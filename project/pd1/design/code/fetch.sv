==> flow/design.v <==
package constants_pkg;
typedef enum logic [1:0] {
    ADD = 2'b00,
    SUB = 2'b01,
    AND = 2'b10,
    OR =  2'b11
} aluSel_e  ;
endpackage
module fetch #(
    parameter int DWIDTH=32,
    parameter int AWIDTH=32,
    parameter int BASEADDR=32'h01000000
    )(
	input logic clk,
	input logic rst,
    input  logic [DWIDTH-1:0] data_i,    
	output logic [AWIDTH - 1:0] pc_o,    
    output logic [DWIDTH - 1:0] insn_o   
);
    always_ff @(posedge clk or posedge rst) begin
        if (rst) begin
            pc_o <= BASEADDR;  
        end else begin
            pc_o <= pc_o + 4;  
        end
    end
    always_ff @(posedge clk or posedge rst) begin
        if (rst) begin
            insn_o <= '0;
        end else begin
            insn_o <= data_i;  
        end
    end
endmodule : fetch
* Step by step through the tools: fetch
The steps from the RTL of fetch to its reports follow in flow order. Lines are those of the file above, counted from 1. Operators: Yosys type, input widths -> output width; for muxes data width and select width s. Not given: -
Design: design top fetch, clock input clk, library sky130hd, corner tt_025C_1v80

* After elaboration
Source: Yosys, flattened and elaborated, memories not mapped. Widths are those after wreduce; folded enables and synchronous resets count as part of the registers. Registers that Yosys merges into a memory's read port (data or address) are not register bits. Print and check cells do not count. Equal cells are merged and count once.
Cells by class: add/subtract/negate cells 1
Operator list (number):
- $add 32x3->32 const B | 1
Storage and ports: register bits 64, word-level cells 3, output and inout port bits 64

* Longest topological paths
Depth = most cells in a row (Yosys ltp): at word level without a register or memory, in the mapped netlist without a sequential cell, where the memories' decode and read muxes count.
Depth: word-level depth 1, ABC_AREA 0, gate-level depth with buffers 5, mapped depth without buffers 5

* Synthesis result
Source: synth_stat.txt of the flow (Yosys; design flattened, memories mapped). It holds for the ABC_AREA given above (unset counts as 0); a run with the other value may have another netlist.
Cells by type:
- sky130_fd_sc_hd__dfrtp_1 | number 61, area in all 1.53E+03 µm²
- sky130_fd_sc_hd__xnor2_1 | number 21, area in all 183.926 µm²
- sky130_fd_sc_hd__xor2_1 | number 7, area in all 61.309 µm²
- sky130_fd_sc_hd__nand4_1 | number 9, area in all 56.304 µm²
- sky130_fd_sc_hd__nand3_1 | number 10, area in all 50.048 µm²
- sky130_fd_sc_hd__nor4_4 | number 2, area in all 42.541 µm²
- sky130_fd_sc_hd__nand2_1 | number 10, area in all 37.536 µm²
- sky130_fd_sc_hd__dfstp_2 | number 1, area in all 26.275 µm²
- sky130_fd_sc_hd__nor2_1 | number 7, area in all 26.275 µm²
- sky130_fd_sc_hd__buf_4 | number 2, area in all 15.014 µm²
- sky130_fd_sc_hd__nor3_1 | number 3, area in all 15.014 µm²
- sky130_fd_sc_hd__and3_1 | number 2, area in all 12.512 µm²
- sky130_fd_sc_hd__ha_1 | number 1, area in all 12.512 µm²
- sky130_fd_sc_hd__nand4_2 | number 1, area in all 12.512 µm²
- sky130_fd_sc_hd__or2_2 | number 2, area in all 12.512 µm²
- sky130_fd_sc_hd__inv_1 | number 3, area in all 11.261 µm²
- sky130_fd_sc_hd__and4_2 | number 1, area in all 10.01 µm²
- sky130_fd_sc_hd__nand3_2 | number 1, area in all 10.01 µm²
Other cell types: 3; their cells: 3.
Synthesis totals: mapped cells 147, cell area after synthesis 2140.8 µm², buffer cells 2, flip-flop cells 62

* Path before layout
Source: OpenSTA report_checks on the synthesized netlist (no wires, ideal clock, input and output delay 20% of the period each), path of least setup slack; recovery checks are left aside. Register names are those of the netlist, which keeps one name where synthesis merged equal registers.
Timing path after synthesis: path kind register to register, start reg pc_o[2], end reg pc_o[28], setup time 0.126 ns, arrival 1.446 ns, stages 6, path delay 1.572 ns, time at the first pin 0.000 ns, data required time 2.014 ns, period 2.14 ns, buffers on the path 0, path slack 0.568 ns, synthesis period reached 1.572 ns
"path delay" is the arrival time less input delay plus setup time. "stages": output pins that drive a net of the path, with the launching flip-flop's if there is one; two outputs of one cell count as two. "synthesis period reached" = period - worst setup slack (recovery checks aside). The figure is calculated, with input and output delays left at 20% of the set period. The rows between start and end are the longest chain of elaborated cells between them; the timing report does not say that the signal goes this way. Where chains are equally long, one stands for them. Each line given opens the expression or statement behind the cell; cells for indexed reads and writes are added by Yosys, which also makes memories of some case tables.
On the way, after synthesis: cell sequence sky130_fd_sc_hd__dfrtp_1 > sky130_fd_sc_hd__ha_1 > sky130_fd_sc_hd__nand3_1 > sky130_fd_sc_hd__nor4_4 > sky130_fd_sc_hd__nand4_1 > sky130_fd_sc_hd__xnor2_1, cells in the longest elaborated chain 1, elaborated cells between the ends (all ways) 1, source lines of those cells 1
RTL lines, path after synthesis:
- from (decl) | line 17 | output logic [AWIDTH - 1:0] pc_o,
- from (assign) | line 22 | pc_o <= BASEADDR;
- from (assign) | line 24 | pc_o <= pc_o + 4;
- $add 32x3->32 | line 24
- to (assign) | line 22
- to (assign) | line 24
- to (decl) | line 17

* Timing after layout
Path of least setup slack in the final report of stored run 1 (OpenROAD, finished layout, wires in). Where an end is a register, its clock arrival counts in the times.
Timing path post-layout: path kind register to output, start reg pc_o[24], end out pc_o[24], arrival 1.42 ns, time at the first pin 0.32 ns, period 2.9 ns, path slack 0.90 ns, stages 2, data required time 2.32 ns, buffers on the path 1
On the way, post-layout: cell sequence sky130_fd_sc_hd__dfstp_2 > sky130_fd_sc_hd__clkdlybuf4s50_1, cells in the longest elaborated chain 0, elaborated cells between the ends (all ways) 0, source lines of those cells 0
RTL lines, path post-layout:
- from (decl) | line 17 | output logic [AWIDTH - 1:0] pc_o,
- from (assign) | line 22 | pc_o <= BASEADDR;
- from (assign) | line 24 | pc_o <= pc_o + 4;
- to (decl) | line 17

Top module fetch; platform sky130hd; tools Yosys and OpenROAD; 2 stored runs in no particular order. Input and output delays are each 20% of the period that was set; the output load is 0.01 pF.
"worst setup path time" is the time allowed to the run's worst setup path (the clock period less input and output delay, where it has them) less its slack. Clock arrival times count: a late capture clock shortens it, a late launch clock lengthens it.
[stored run 1] settings: period_ns=2.9, CORE_UTILIZATION=41, CORE_MARGIN=4, TNS_END_PERCENT=45, ABC_AREA=0, MAX_ROUTING_LAYER=met4, CAP_MARGIN=20, SLEW_MARGIN=20
[stored run 1] result: chip area after synthesis (Yosys) 2140.8 µm², die area 6441.7 µm², standard-cell area of the final layout 3343.2 µm², worst setup slack after layout 0.897 ns, total negative slack 0.000 ns, worst hold slack 0.479 ns, worst setup path time 1.42 ns, worst setup path kind register to output
[stored run 2] settings: period_ns=3.2, CAP_MARGIN=20, CORE_MARGIN=2, CORE_UTILIZATION=40, SLEW_MARGIN=20
[stored run 2] result: chip area after synthesis (Yosys) 2140.8 µm², die area 5952.9 µm², standard-cell area of the final layout 3336.9 µm², worst setup slack after layout 1.110 ns, total negative slack 0.000 ns, worst hold slack 0.473 ns, worst setup path time 1.45 ns, worst setup path kind register to output
